==> flow/design.v <==
module calcproj (sec_out, milsec_out, curr_state, clock, HEX3, HEX2, HEX1, HEX0,
					 colunas, linhas, number1,number2, pressed, ledA, ledB, ledC, ledD,soma,subt,mult);
output reg[9:0] sec_out;
output reg[3:0] milsec_out;
output reg[12:0] soma;
output reg[12:0] subt;
output reg[12:0] mult;
reg[31:0] pulsos;
reg[31:0] pulsos_aux;
output reg[1:0] curr_state;
output reg[6:0] HEX3;
output reg[6:0] HEX2;
output reg[6:0] HEX1;
output reg[6:0] HEX0;
output reg [3:0] colunas;
input [3:0] linhas;
output reg [3:0] number1;
output reg [3:0] number2;
output reg pressed;
reg [31:0] counter = 0;
parameter cycle = 500000;
reg [1:0] state = 0;
reg A;  
reg B; 
reg C; 
reg D; 
reg X; 
reg Y; 
output reg ledA;
output reg ledB;
output reg ledC;
output reg ledD;
input clock;
parameter reset = 0, contar = 1, pausar = 2, parar = 3,receberinput1 = 4,receberinput2 = 5,somar = 6,subtrair = 7,multiplicar = 8;
function [6:0] HEX (input [3:0] n); begin
	case(n)
		4'b0000: HEX=7'b1000000;
		4'b0001: HEX=7'b1111001;
		4'b0010: HEX=7'b0100100;
		4'b0011: HEX=7'b0110000;
		4'b0100: HEX=7'b0011001;
		4'b0101: HEX=7'b0010010;
		4'b0110: HEX=7'b0000010;
		4'b0111: HEX=7'b1111000;
		4'b1000: HEX=7'b0000000;
		4'b1001: HEX=7'b0011000;
	endcase
end
endfunction
always @(posedge clock) begin
	if (sec_out == 999 && milsec_out == 9) begin
		sec_out <= 0;
		milsec_out <= 0;
	end
	case (curr_state)
		reset: begin
			sec_out <= 0; milsec_out <= 0; pulsos <= 0; pulsos_aux <= 0;
			HEX3 <= HEX(4'b0000);
			HEX2 <= HEX(4'b0000);
			HEX1 <= HEX(4'b0000);
			HEX0 <= HEX(4'b0000);
			ledA <= 1;
			ledB <= 0;
			ledC <= 0;
			ledD <= 0;
		end
		contar: begin
			pulsos <= pulsos + 1;
			pulsos_aux <= pulsos_aux + 1;
			HEX3 <= HEX(sec_out / 100);
			HEX2 <= HEX(((sec_out % 100)/10));
			HEX1 <= HEX(sec_out % 10);
			HEX0 <= HEX(milsec_out);
			if(pulsos_aux == 5000000)begin
				pulsos_aux <= 0;
				if(milsec_out == 9) begin
					milsec_out <= 0;
				end else milsec_out <= milsec_out + 1'b1;
			end
			if(pulsos == 50000000) begin
				sec_out <= sec_out + 1'b1;
				pulsos <= 0;
			end
			ledA <= 0;
			ledB <= 1;
			ledC <= 0;
			ledD <= 0;
		end
		pausar: begin
		if(pulsos_aux == 5000000)begin
				pulsos_aux <= 0;
				if(milsec_out == 9) begin
					milsec_out <= 0;
				end else milsec_out <= milsec_out + 1'b1;
		end
		if(pulsos == 50000000) begin
			sec_out <= sec_out + 1'b1;
			pulsos <= 0;
		end
		ledA <= 0;
		ledB <= 0;
		ledC <= 1;
		ledD <= 0;
		end
		parar: begin
			ledA <= 0;
			ledB <= 0;
			ledC <= 0;
			ledD <= 1;
		end
		receberinput1: begin
		if(pulsos_aux == 5000000)begin
				pulsos_aux <= 0;
				if(milsec_out == 9) begin
					milsec_out <= 0;
				end else milsec_out <= milsec_out + 1'b1;
			end
			if(pulsos == 50000000) begin
				sec_out <= sec_out + 1'b1;
				pulsos <= 0;
			end
		end
		receberinput2:begin
		if(pulsos_aux == 5000000)begin
				pulsos_aux <= 0;
				if(milsec_out == 9) begin
					milsec_out <= 0;
				end else milsec_out <= milsec_out + 1'b1;
			end
			if(pulsos == 50000000) begin
				sec_out <= sec_out + 1'b1;
				pulsos <= 0;
			end
		end
		somar:begin
		soma <= number1 + number2;
		HEX3 <= HEX(soma / 1000);
		HEX2 <= HEX(((soma %1000)/100));
		HEX1 <= HEX((((soma%1000)%100)/10));
		HEX0 <= HEX(soma%10);
		if(pulsos_aux == 5000000)begin
			pulsos_aux <= 0;
			if(milsec_out == 9) begin
				milsec_out <= 0;
			end else milsec_out <= milsec_out + 1'b1;
		end
		if(pulsos == 50000000) begin
			sec_out <= sec_out + 1'b1;
			pulsos <= 0;
		end
		end
		subtrair:begin
		subt <= number1 - number2;
		HEX3 <= HEX(subt / 1000);
		HEX2 <= HEX(((subt %1000)/100));
		HEX1 <= HEX((((subt %1000)%100)/10));
		HEX0 <= HEX(subt %10);
		if(pulsos_aux == 5000000)begin
			pulsos_aux <= 0;
			if(milsec_out == 9) begin
				milsec_out <= 0;
			end else milsec_out <= milsec_out + 1'b1;
		end
		if(pulsos == 50000000) begin
			sec_out <= sec_out + 1'b1;
			pulsos <= 0;
		end
		end
		multiplicar:begin
		mult <= number1 * number2;
		HEX3 <= HEX(mult / 1000);
		HEX2 <= HEX(((mult %1000)/100));
		HEX1 <= HEX((((mult%1000)%100)/10));
		HEX0 <= HEX(mult%10);
		if(pulsos_aux == 5000000)begin
			pulsos_aux <= 0;
			if(milsec_out == 9) begin
				milsec_out <= 0;
			end else milsec_out <= milsec_out + 1'b1;
		end
		if(pulsos == 50000000) begin
			sec_out <= sec_out + 1'b1;
			pulsos <= 0;
		end
		end
	endcase
end
always @ (posedge clock) begin
	case (curr_state)
		reset: begin
			if (B == 1) begin
				curr_state <= contar;
			end else if (A == 1) begin
				curr_state <= reset;
			end else if (C == 1) begin
				curr_state <= pausar;
			end else if (D == 1) curr_state <= parar;
		end
		contar: begin
			if (A == 1) begin
				curr_state <= reset;
			end else if (C == 1) begin
				curr_state <= pausar;
			end else if (D == 1) begin
				curr_state <= parar;
			end
		end
		pausar: begin
			if (A == 1) begin
				curr_state <= reset;
			end else if (B == 1) begin
				curr_state <= contar;
			end else if (D == 1) begin
				curr_state <= parar;
			end
		end
		parar: begin
			if (B == 1) begin
				curr_state <= contar;
			end
		end
		receberinput1: begin
			if(A == 1) begin
				curr_state <= somar;
			end
			if(B == 1) begin
				curr_state <= subtrair;
			end
			if(C == 1) begin
				curr_state <= multiplicar;
			end
			if(Y == 1) begin
				curr_state <= receberinput2;
			end
			if(D == 1) begin
				curr_state <= contar;
			end
		end
		receberinput2: begin
			if(A == 1) begin
				curr_state <= somar;
			end
			if(B == 1) begin
				curr_state <= subtrair;
			end
			if(C == 1) begin
				curr_state <= multiplicar;
			end
			if(X == 1) begin
				curr_state <= receberinput1;
			end
			if(D == 1) begin
				curr_state <= contar;
			end
		end
		somar:begin
			if(B == 1) begin
				curr_state <= subtrair;
			end
			if(C == 1) begin
				curr_state <= multiplicar;
			end
			if(X == 1) begin
				curr_state <= receberinput1;
			end
			if(Y == 1) begin
				curr_state <= receberinput2;
			end
			if(D == 1) begin
				curr_state <= contar;
			end
		end
		subtrair : begin
			if(A == 1) begin
				curr_state <= somar;
			end
			if(C == 1) begin
				curr_state <= multiplicar;
			end
			if(X == 1) begin
				curr_state <= receberinput1;
			end
			if(Y == 1) begin
				curr_state <= receberinput2;
			end
			if(D == 1) begin
				curr_state <= contar;
			end
		end
		multiplicar: begin
			if(A == 1) begin
				curr_state <= somar;
			end
			if(B == 1) begin
				curr_state <= subtrair;
			end
			if(X == 1) begin
				curr_state <= receberinput1;
			end
			if(Y == 1) begin
				curr_state <= receberinput2;
			end
			if(D == 1) begin
				curr_state <= contar;
			end
		end
	endcase
end
always @ (posedge clock) begin
	if (counter < cycle) begin 
		if (~pressed) counter <= counter + 1;
		else begin
			counter <= 0;
		end
	end
	else begin
		counter <= 0;
		state <= state + 1;
	end
	case (state) 
		0: colunas <= 4'b0111;
		1: colunas <= 4'b1011;
		2: colunas <= 4'b1101;
		3: colunas <= 4'b1110;
	endcase
end
always @ (posedge clock) begin
	if (~&linhas) begin
		pressed <= 1;
		if (~colunas[0]) begin
			if (~linhas[0]) begin
				if(X == 1) number1 <= 4'd1;
				else if(Y == 1) number2 <= 4'd1;
			end
			else if (~linhas[1])begin
				if(X == 1) number1 <= 4'd4;
				else if(Y == 1) number2 <= 4'd4;
			end
			else if (~linhas[2]) begin
				if(X == 1) number1 <= 4'd7;
				else if(Y == 1) number2 <= 4'd7;
			end
			else if (~linhas[3]) begin
			   A <= 0;
				B <= 0;
				C <= 0;
				D <= 0;
				X <= 0;
				Y <= 1;
			end
		end
		else if (~colunas[1]) begin
			if (~linhas[0]) begin
				if(X == 1) number1 <= 4'd2;
				else if(Y == 1) number2 <= 4'd2;
			end
			else if (~linhas[1]) begin
				if(X == 1) number1 <= 4'd5;
				else if(Y == 1) number2 <= 4'd5;
			end
			else if (~linhas[2]) begin
				if(X == 1) number1 <= 4'd8;
				else if(Y == 1) number2 <= 4'd8;
			end
			else if (~linhas[3]) begin
				if(X == 1) number1 <= 4'd0;
				else if(Y == 1) number2 <= 4'd0;
			end
		end
		else if (~colunas[2]) begin
			if (~linhas[0]) begin
				if(X == 1) number1 <= 4'd3;
				else if(Y == 1) number2 <= 4'd3;
			end
			else if (~linhas[1]) begin
				if(X == 1) number1 <= 4'd6;
				else if(Y == 1) number2 <= 4'd6;
			end
			else if (~linhas[2]) begin 
				if(X == 1) number1 <= 4'd9;
				else if(Y == 1) number2 <= 4'd9;
			end
			else if (~linhas[3]) begin
			   A <= 0;
				B <= 0;
				C <= 0;
				D <= 0;
				X <= 1;
				Y <= 0;
			end
		end
		else if (~colunas[3]) begin
			if (~linhas[0]) begin
				A <= 1;
				B <= 0;
				C <= 0;
				D <= 0;
			end else if (~linhas[1]) begin
				A <= 0;
				B <= 1;
				C <= 0;
				D <= 0;
			end else if (~linhas[2]) begin
				A <= 0;
				B <= 0;
				C <= 1;
				D <= 0;
			end else if (~linhas[3]) begin
				A <= 0;
				B <= 0;
				C <= 0;
				D <= 1;
			end
		end
	end
	else begin
		pressed <= 0;
	end
end
endmodule
# Reports on calcproj

The steps from the RTL of calcproj to its reports follow in flow order.
Lines are those of the file above, counted from 1.
Operators carry their Yosys type and port widths (W data, S select, Z words).
Library cell names are shortened.
A cell with -- has no value.

Top module: calcproj
Clock: clock
Standard-cell library: sky130hd
Library corner: tt_025C_1v80

# Elaborated design

Counts by Yosys on the flattened word-level netlist (proc, flatten, opt, wreduce; memories kept). Register bits leave out memories and registers merged into their read ports (data or address). Print and check cells are left out.

Register bits after elaboration: 165
Bits of input ports: 5
Output and inout port bits: 100
Elaborated cells: 306

Add/sub/neg operators: 6
Divide/modulo/power cells: 4
Order comparisons: 1
Eq/ne operators: 73
Muxes and demuxes: 149
Bitwise gates (word level): 2
Reduce/logical cells: 46

Operators with widths:

| operator                | count |
| $pmux W7 S10            | 4 |
| $mux W4                 | 59 |
| $div A10 B7 Y32 const B | 1 |
| $mod A10 B7 Y32 const B | 1 |
| $pmux W32 S3            | 2 |
| $mod A10 B4 Y32 const B | 1 |
| $div A32 B4 Y32 const B | 1 |
| $mux W32                | 4 |
| $add A32 B1 Y32 const B | 3 |
| $eq A4 B3 Y1 const B    | 16 |
| $mux W1                 | 59 |
| $reduce_bool A3 Y1      | 19 |
| $pmux W7 S2             | 4 |
| $ne A3 B1 Y1 const B    | 12 |
| $lt A32 B19 Y1 const B  | 1 |
| $eq A32 B23 Y1 const B  | 1 |
| $eq A32 B26 Y1 const B  | 1 |
| $eq A4 B2 Y1 const B    | 8 |
| $eq A4 B4 Y1 const B    | 8 |
| $reduce_and A25 Y1      | 1 |
| $pmux W10 S2            | 1 |
| $mux W10                | 2 |
| $eq A4 B1 Y1 const B    | 4 |
| $logic_not A4 Y1        | 4 |
| $pmux W4 S4             | 1 |
| $reduce_and A15 Y1      | 1 |
| $mux W2                 | 7 |
| $reduce_or A3 Y1        | 4 |

Other operator kinds: 26; their cells: 51.

# Longest topological paths

Longest topological path by Yosys (ltp), each cell counted once; first at word level (registers and memories cut), then after technology mapping (sequential cells cut; the memories' decode and read muxes count).

Depth in word-level cells: 8
ABC_AREA: 0
Mapped depth: 24
Gate-level depth less buffers: 20

# Mapped cells and area

The flow's flattened synthesis, as Yosys stat reports it; memories are mapped. The netlist is that of the ABC_AREA named above (0 if unset); the other value can give another one.

Standard cells after synthesis: 1238
Cell area after synthesis: 11215.8 um^2
Sequential part of the area: 4404.2 um^2
Mapped flip-flops: 165
Buffer cells: 102

Cell types:

| cell     | count | total area (um^2) |
| edfxtp_1 | 110   | 3.3E+03 |
| dfxtp_1  | 55    | 1.1E+03 |
| nor2_1   | 165   | 619.344 |
| xnor2_1  | 51    | 446.678 |
| xor2_1   | 48    | 420.403 |
| nand3_1  | 68    | 340.326 |
| buf_4    | 44    | 330.317 |
| nand2_1  | 84    | 315.302 |
| a21oi_1  | 54    | 270.259 |
| o21ai_0  | 52    | 260.25 |
| ha_1     | 19    | 237.728 |
| nor3_1   | 43    | 215.206 |
| buf_6    | 16    | 180.173 |
| inv_1    | 40    | 150.144 |
| or3_1    | 23    | 143.888 |
| nand4_1  | 22    | 137.632 |
| and3_1   | 19    | 118.864 |
| clkbuf_1 | 30    | 112.608 |

Not listed: further types 92, cells in them 295.

# Worst setup path after synthesis

OpenSTA on the mapped netlist: ideal clock, no wires. The path of least setup slack (recovery checks aside). Input and output delay are each 20% of the period. Register names are those of the netlist, which keeps one name where synthesis merged equal registers.

Kind: reg2reg
From: register sec_out[8]
To: register HEX2[3]
Clock period: 7.98 ns
Setup time: 0.254 ns
Time at the first pin: 0.000 ns
Data arrival time: 5.244 ns
Data required time: 7.726 ns
Setup slack: 2.481 ns
Delay of the path: 5.498 ns
Driving pins on the path: 24
Path buffers: 5
Synthesis period reached: 5.499 ns

"delay of the path" = arrival - input delay + setup time.
"driving pins on the path" counts driving pins, that of a launching flip-flop among them; a cell with two outputs on the path counts twice.
"synthesis period reached" is the clock period less the worst setup slack; recovery checks do not enter. This is arithmetic on one report: input and output delays are still those of the set period (20% each).
Between the ends stands the longest chain of elaborated cells between them, by number of cells; it is not shown to be the way that was timed. Of several equally long chains one is given.
A line is the first line of the expression or statement that the cell stems from. Yosys adds cells for indexed reads and writes and turns some case tables into memories.
At most two assigning lines are given for a register; there are more.

Cells stage by stage: dfxtp_1 -> buf_4 -> buf_6 -> buf_6 -> nor2b_1 -> ha_1 -> nand2b_1 -> o21a_1 -> o21ai_1 -> a31oi_1 -> o311a_1 -> buf_6 -> o2111a_1 -> o221a_4 -> or2_1 -> buf_6 -> and3_1 -> a311oi_2 -> a311oi_2 -> nor3_1 -> nor3_1 -> nor4_4 -> mux2_1 -> o21a_1
Length of the longest elaborated chain: 5
Elaborated cells between the ends (all ways): 14
RTL lines with such cells: 3
Classes of those cells: 2 x div; 9 x eq/ne; 2 x mux; 1 x reduce/logical

Ends and longest elaborated chain, after synthesis:

| item            | line | RTL |
| from (decl)     | 3    | `output reg[9:0] sec_out;` |
| from (assign)   | 81   | `sec_out <= sec_out + 1'b1;` |
| from (assign)   | 97   | `sec_out <= sec_out + 1'b1;` |
| $mod A10 B7 Y32 | 71   | `HEX2 <= HEX(((sec_out % 100)/10));` |
| $div A32 B4 Y32 | 71   |  |
| $eq A4 B4 Y1    | 36   | `case(n)` |
| $pmux W7 S10    | 36   |  |
| $pmux W7 S2     | 55   | `case (curr_state)` |
| to (assign)     | 59   | `HEX2 <= HEX(4'b0000);` |
| to (assign)     | 71   |  |
| to (decl)       | 12   | `output reg[6:0] HEX2;` |

# Worst path after layout

From the final timing report of entry A: the path of least setup slack in the routed layout; clock arrival at registers is part of the times.

Kind: reg2reg
From: register sec_out[6]
To: register HEX2[5]
Clock period: 5.48 ns
Setup time: 0.24 ns
Time at the first pin: 0.42 ns
Data arrival time: 5.45 ns
Data required time: 5.66 ns
Setup slack: 0.21 ns
Driving pins on the path: 21
Path buffers: 4

Between the ends stands the longest chain of elaborated cells between them, by number of cells; it is not shown to be the way that was timed. Of several equally long chains one is given.
At most two assigning lines are given for a register; there are more.

Cells stage by stage: dfxtp_1 -> buf_4 -> o311ai_4 -> a2bb2oi_2 -> nand4_1 -> a211o_1 -> a221o_1 -> nand3_1 -> nand3_1 -> mux2_4 -> buf_4 -> nand2_2 -> o311a_1 -> nand4_1 -> buf_4 -> a31oi_2 -> buf_4 -> mux2i_1 -> nand3_1 -> and4_1 -> o21a_1
Length of the longest elaborated chain: 5
Elaborated cells between the ends (all ways): 14
RTL lines with such cells: 3
Classes of those cells: 2 x div; 9 x eq/ne; 2 x mux; 1 x reduce/logical

Ends and longest elaborated chain, post-layout:

| item            | line | RTL |
| from (decl)     | 3    | `output reg[9:0] sec_out;` |
| from (assign)   | 81   | `sec_out <= sec_out + 1'b1;` |
| from (assign)   | 97   | `sec_out <= sec_out + 1'b1;` |
| $mod A10 B7 Y32 | 71   | `HEX2 <= HEX(((sec_out % 100)/10));` |
| $div A32 B4 Y32 | 71   |  |
| $eq A4 B4 Y1    | 36   | `case(n)` |
| $pmux W7 S10    | 36   |  |
| $pmux W7 S2     | 55   | `case (curr_state)` |
| to (assign)     | 59   | `HEX2 <= HEX(4'b0000);` |
| to (assign)     | 71   |  |
| to (decl)       | 12   | `output reg[6:0] HEX2;` |

==> runs of calcproj <==
Measured data: module calcproj, platform sky130hd, 2 stored runs of the flow under differing settings, order arbitrary. Input and output delays are each 20% of the period that was set; the output load is 0.01 pF.
"achieved clock period": clock period set for the run, less the worst setup slack. It is reckoned from that one timing run; input and output delays stay at 20% of the period that was set.
By "allowed time less slack (worst setup path)" is meant the share of the clock period that the worst setup path is allowed (20% is reserved at inputs, 20% at outputs), minus its slack. Clock arrival times at its registers enter into it.
By "total power of the final layout" is meant OpenSTA's value without simulated activity: inputs other than the clock are taken to toggle once in ten clock periods, and the tool carries that through the logic.
Settings: n/a = not set for that run.

| name                                            | entry A | entry B |
| period_ns                                       | 5.48    | 5.01    |
| CORE_UTILIZATION                                | 65      | 42      |
| PLACE_DENSITY_LB_ADDON                          | 0.06    | n/a     |
| CORE_MARGIN                                     | 3       | 2       |
| TNS_END_PERCENT                                 | 40      | n/a     |
| CTS_CLUSTER_SIZE                                | 58      | 40      |
| SLEW_MARGIN                                     | 10      | 20      |
| CAP_MARGIN                                      | 20      | 40      |
| CORE_ASPECT_RATIO                               | n/a     | 1.42    |
| CELL_PAD_IN_SITES_DETAIL_PLACEMENT              | n/a     | 0       |
| CTS_CLUSTER_DIAMETER                            | n/a     | 267     |
| area of the synthesized netlist (um^2)          | 11215.8 | 11215.8 |
| total power of the final layout (mW)            | 4.293   | 4.929   |
| post-route setup TNS (ns)                       | 0.000   | 0.000   |
| allowed time less slack (worst setup path) (ns) | 5.27    | 4.96    |
| worst setup path kind                           | reg2reg | reg2reg |
| full die area (um^2)                            | 18867.8 | 28047.8 |
| standard-cell area after routing (um^2)         | 12683.4 | 14559.0 |
| worst-case hold slack (ns)                      | 0.482   | 0.481   |
| smallest setup slack (ns)                       | 0.214   | 0.053   |
| achieved clock period (ns)                      | 5.266   | 4.957   |
