==> flow/design.v <==
module keypad (
	input clk,
	output reg [3:0] colunas,
	input [3:0] linhas,
	output reg [3:0] number,
	output reg pressed
);
reg [31:0] counter = 0;
parameter cycle = 500000;
reg [1:0] state = 0;
always @ (posedge clk) begin
	if (counter < cycle) begin 
		if (~pressed) counter <= counter + 1;
		else begin
			counter <= 0;
		end
	end
	else begin
		counter <= 0;
		state <= state + 1;
	end
	case (state) 
		0: colunas <= 4'b0111;
		1: colunas <= 4'b1011;
		2: colunas <= 4'b1101;
		3: colunas <= 4'b1110;
	endcase
end
always @ (posedge clk) begin
	if (~&linhas) begin
		pressed <= 1;
		if (~colunas[0]) begin
			if (~linhas[0]) number <= 4'd1;
			else if (~linhas[1]) number <= 4'd4;
			else if (~linhas[2]) number <= 4'd7;
			else if (~linhas[3]) number <= 4'd14;
		end
		else if (~colunas[1]) begin
			if (~linhas[0]) number <= 4'd2;
			else if (~linhas[1]) number <= 4'd5;
			else if (~linhas[2]) number <= 4'd8;
			else if (~linhas[3]) number <= 4'd0;
		end
		else if (~colunas[2]) begin
			if (~linhas[0]) number <= 4'd3;
			else if (~linhas[1]) number <= 4'd6;
			else if (~linhas[2]) number <= 4'd9;
			else if (~linhas[3]) number <= 4'd15;
		end
		else if (~colunas[3]) begin
			if (~linhas[0]) number <= 4'd10;
			else if (~linhas[1]) number <= 4'd11;
			else if (~linhas[2]) number <= 4'd12;
			else if (~linhas[3]) number <= 4'd13;
		end
	end
	else begin
		pressed <= 0;
	end
end
endmodule
======== Step by step through the tools: keypad ========
The steps from the RTL of keypad to its reports follow in flow order.
Line numbers count from 1 in the design file above.
Not given: --
set-up
  top module .............................. keypad
  clock port .............................. clk
  cell library ............................ sky130hd
  timing corner ........................... tt_025C_1v80

======== Elaborated design ========
Source: Yosys, flattened and elaborated, memories not mapped. Widths are those after wreduce. Registers that Yosys merges into a memory's read port (data or address) are not register bits. Print and check cells do not count. Equal cells are merged and count once.
word-level totals
  memories ................................ 0
  latch bits .............................. 0
  memory bits (writable) .................. 0
  memory bits (read-only) ................. 0
  word width x clocked read ports ......... 0
  bits in registers ....................... 43
operators by class
  multiplexer cells ....................... 22
  shift operators ......................... 0
  divide/modulo/power cells ............... 0
  reduce/logical cells .................... 4
  $mul .................................... 0
  bitwise operators ....................... 2
  $lt $le $gt $ge ......................... 1
  equal/unequal tests ..................... 8
  $add $sub $neg .......................... 2
operator list
  operator                                                                 count
  4-bit two-way mux                                                        20
  32-bit by 1-bit adder with 32-bit output (second input constant)         1
  32-bit by 19-bit < comparator with 1-bit output (second input constant)  1
  5-bit != test (second input constant)                                    4
  4-bit case mux with 4-bit select                                         1
  6-bit AND reduction                                                      1
  2-bit == test (second input constant)                                    2
  4-bit != test (second input constant)                                    1
  4-bit AND reduction                                                      1
  1-bit NOT                                                                2
  2-bit by 1-bit adder with 2-bit output (second input constant)           1
  2-bit by 1-bit == test with 1-bit output (second input constant)         1
  2-bit zero test                                                          1
  2-bit OR reduction                                                       1
  1-bit two-way mux                                                        1

======== Longest topological paths ========
Depth = most cells in a row (Yosys ltp): at word level without a register or memory, in the mapped netlist without a sequential cell, where the memories' decode and read muxes count.
depth
  depth in word-level cells ............... 8
  ABC_AREA ................................ 0
  gate-level depth with buffers ........... 6
  mapped depth without buffers ............ 5

======== Netlist ========
Source: synth_stat.txt of the flow (Yosys; design flattened, memories mapped). It holds for the ABC_AREA given above (unset counts as 0); a run with the other value may have another netlist.
The area totals of this step are shown rounded.
synthesis totals
  sequential area ......................... 921 µm²
  mapped cells ............................ 168
  cell area after synthesis ............... 1,680 µm²
  buffers ................................. 3
  flip-flops .............................. 43
cell types
  cell                       count  total area (µm²)
  sky130_fd_sc_hd__dfxtp_1   37     740.71
  sky130_fd_sc_hd__edfxtp_1  6      180.173
  sky130_fd_sc_hd__xnor2_1   10     87.584
  sky130_fd_sc_hd__nor2_1    18     67.565
  sky130_fd_sc_hd__ha_1      5      62.56
  sky130_fd_sc_hd__inv_1     13     48.797
  sky130_fd_sc_hd__o21ai_0   9      45.043
  sky130_fd_sc_hd__a21oi_1   7      35.034
  sky130_fd_sc_hd__nand2_1   9      33.782
  sky130_fd_sc_hd__nor3_1    6      30.029
  sky130_fd_sc_hd__nand3_1   5      25.024
  sky130_fd_sc_hd__nor4_1    4      25.024
  sky130_fd_sc_hd__or3_1     4      25.024
  sky130_fd_sc_hd__nand4_1   3      18.768
  sky130_fd_sc_hd__nor2b_1   3      18.768
  sky130_fd_sc_hd__nand3_4   1      17.517
  sky130_fd_sc_hd__xor2_1    2      17.517
  sky130_fd_sc_hd__o31ai_1   2      15.014
Not listed: further types 20, cells in them 24.

======== Timing after synthesis ========
OpenSTA on the mapped netlist: ideal clock, no wires. The path of least setup slack (recovery checks aside). Input and output delay are each 20% of the period. Register names are those of the netlist, which keeps one name where synthesis merged equal registers.
timing path after synthesis
  path type ............................... flip-flop to flip-flop
  start ................................... register counter[0]
  end ..................................... register counter[18]
  period .................................. 3.63 ns
  path buffers ............................ 0
  setup slack ............................. 1.764 ns
  arrival ................................. 1.797 ns
  data required time ...................... 3.560 ns
  delay of the path ....................... 1.867 ns
  stages .................................. 6
  synthesis period reached ................ 1.866 ns
"delay of the path" = arrival - input delay + setup time.
"stages": output pins that drive a net of the path, with the launching flip-flop's if there is one; two outputs of one cell count as two.
"synthesis period reached" is the clock period less the worst setup slack; recovery checks do not enter. This is arithmetic on one report: input and output delays are still those of the set period (20% each).
The rows between start and end are the longest chain of elaborated cells between them; the timing report does not say that the signal goes this way. Where chains are equally long, one stands for them.
Each line given opens the expression or statement behind the cell; cells for indexed reads and writes are added by Yosys, which also makes memories of some case tables.
At most two assigning lines are given for a register; there are more.
between the ends, after synthesis
  cells stage by stage .................... sky130_fd_sc_hd__dfxtp_1 sky130_fd_sc_hd__ha_1 sky130_fd_sc_hd__nand3_2 sky130_fd_sc_hd__or4_4 sky130_fd_sc_hd__or4_1 sky130_fd_sc_hd__a21oi_1
  length of the longest elaborated chain .. 3
ends and longest elaborated chain, after synthesis
  item                                             line  RTL
  start, declared                                  8     reg [31:0] counter = 0;
  start, assigned                                  13    if (~pressed) counter <= counter + 1;
  start, assigned                                  15    counter <= 0;
  32-bit by 19-bit < comparator with 1-bit output  12    if (counter < cycle) begin
  1-bit NOT                                        --
  2-bit OR reduction                               --
  end, assigned                                    13
  end, assigned                                    15
  end, declared                                    8

======== Path in the finished layout ========
From the final timing report of stored run 1: the path of least setup slack in the routed layout; clock arrival at registers is part of the times.
timing path after layout
  path type ............................... flip-flop to flip-flop
  start ................................... register counter[0]
  end ..................................... register counter[18]
  setup slack ............................. 0.48 ns
  stages .................................. 6
  path buffers ............................ 0
  arrival ................................. 2.28 ns
  period .................................. 2.49 ns
  data required time ...................... 2.77 ns
The rows between start and end are the longest chain of elaborated cells between them; the timing report does not say that the signal goes this way. Where chains are equally long, one stands for them.
At most two assigning lines are given for a register; there are more.
between the ends, after layout
  cells stage by stage .................... sky130_fd_sc_hd__dfxtp_1 sky130_fd_sc_hd__ha_1 sky130_fd_sc_hd__nand3_2 sky130_fd_sc_hd__or4_4 sky130_fd_sc_hd__or4_1 sky130_fd_sc_hd__a21oi_1
  length of the longest elaborated chain .. 3
ends and longest elaborated chain, after layout
  item                                             line  RTL
  start, declared                                  8     reg [31:0] counter = 0;
  start, assigned                                  13    if (~pressed) counter <= counter + 1;
  start, assigned                                  15    counter <= 0;
  32-bit by 19-bit < comparator with 1-bit output  12    if (counter < cycle) begin
  1-bit NOT                                        --
  2-bit OR reduction                               --
  end, assigned                                    13
  end, assigned                                    15
  end, declared                                    8

Subject: keypad on sky130hd, stored results

Hello all,

Measured results for keypad: 2 stored runs of the Yosys and OpenROAD flow on sky130hd. The settings differ; the order carries no meaning. The constraints put input and output delay at 20% of the set period each and load the outputs with 0.01 pF.
"achieved clock period" is the run's clock period less its worst setup slack. It is reckoned from that one timing run; input and output delays stay at 20% of the period that was set.
"allowed time less slack (worst setup path)" is the time allowed to the run's worst setup path (the clock period less input and output delay, where it has them) less its slack. Clock arrival times count: a late capture clock shortens it, a late launch clock lengthens it.
By "power" is meant OpenSTA's value without simulated activity: inputs other than the clock are taken to toggle once in ten clock periods, and the tool carries that through the logic.
Results are given in rounded form.

---- stored run 1 ----
settings
  period_ns = 2.49
  CORE_UTILIZATION = 65
  SETUP_SLACK_MARGIN = 0.07
  PLACE_DENSITY = 0.55
  CORE_MARGIN = 6
  ABC_AREA = 0
  GPL_TIMING_DRIVEN = 1
  CAP_MARGIN = 20
  SLEW_MARGIN = 20
results
  standard-cell area after routing ........ 1,950 µm²
  achieved clock period ................... 2.006 ns
  worst hold slack after layout ........... 0.481 ns
  power ................................... 0.00124 W
  netlist area reported by Yosys .......... 1,680 µm²
  allowed time less slack (worst setup path) .. 2.01 ns
  kind of the worst setup path ............ flip-flop to flip-flop
  die outline area ........................ 3,940 µm²
  lowest setup slack ...................... 0.484 ns

---- stored run 2 ----
settings
  period_ns = 2.55
  CORE_UTILIZATION = 54
  PLACE_DENSITY_LB_ADDON = 0.05
  CORE_ASPECT_RATIO = 1.14
  CORE_MARGIN = 2
  CELL_PAD_IN_SITES_GLOBAL_PLACEMENT = 0
  TNS_END_PERCENT = 65
  GPL_TIMING_DRIVEN = 0
  CAP_MARGIN = 25
  MIN_ROUTING_LAYER = met2
  SLEW_MARGIN = 20
results
  standard-cell area after routing ........ 1,950 µm²
  achieved clock period ................... 2.059 ns
  worst hold slack after layout ........... 0.487 ns
  power ................................... 0.00112 W
  netlist area reported by Yosys .......... 1,680 µm²
  allowed time less slack (worst setup path) .. 2.06 ns
  kind of the worst setup path ............ flip-flop to flip-flop
  die outline area ........................ 3,570 µm²
  lowest setup slack ...................... 0.491 ns

Thanks
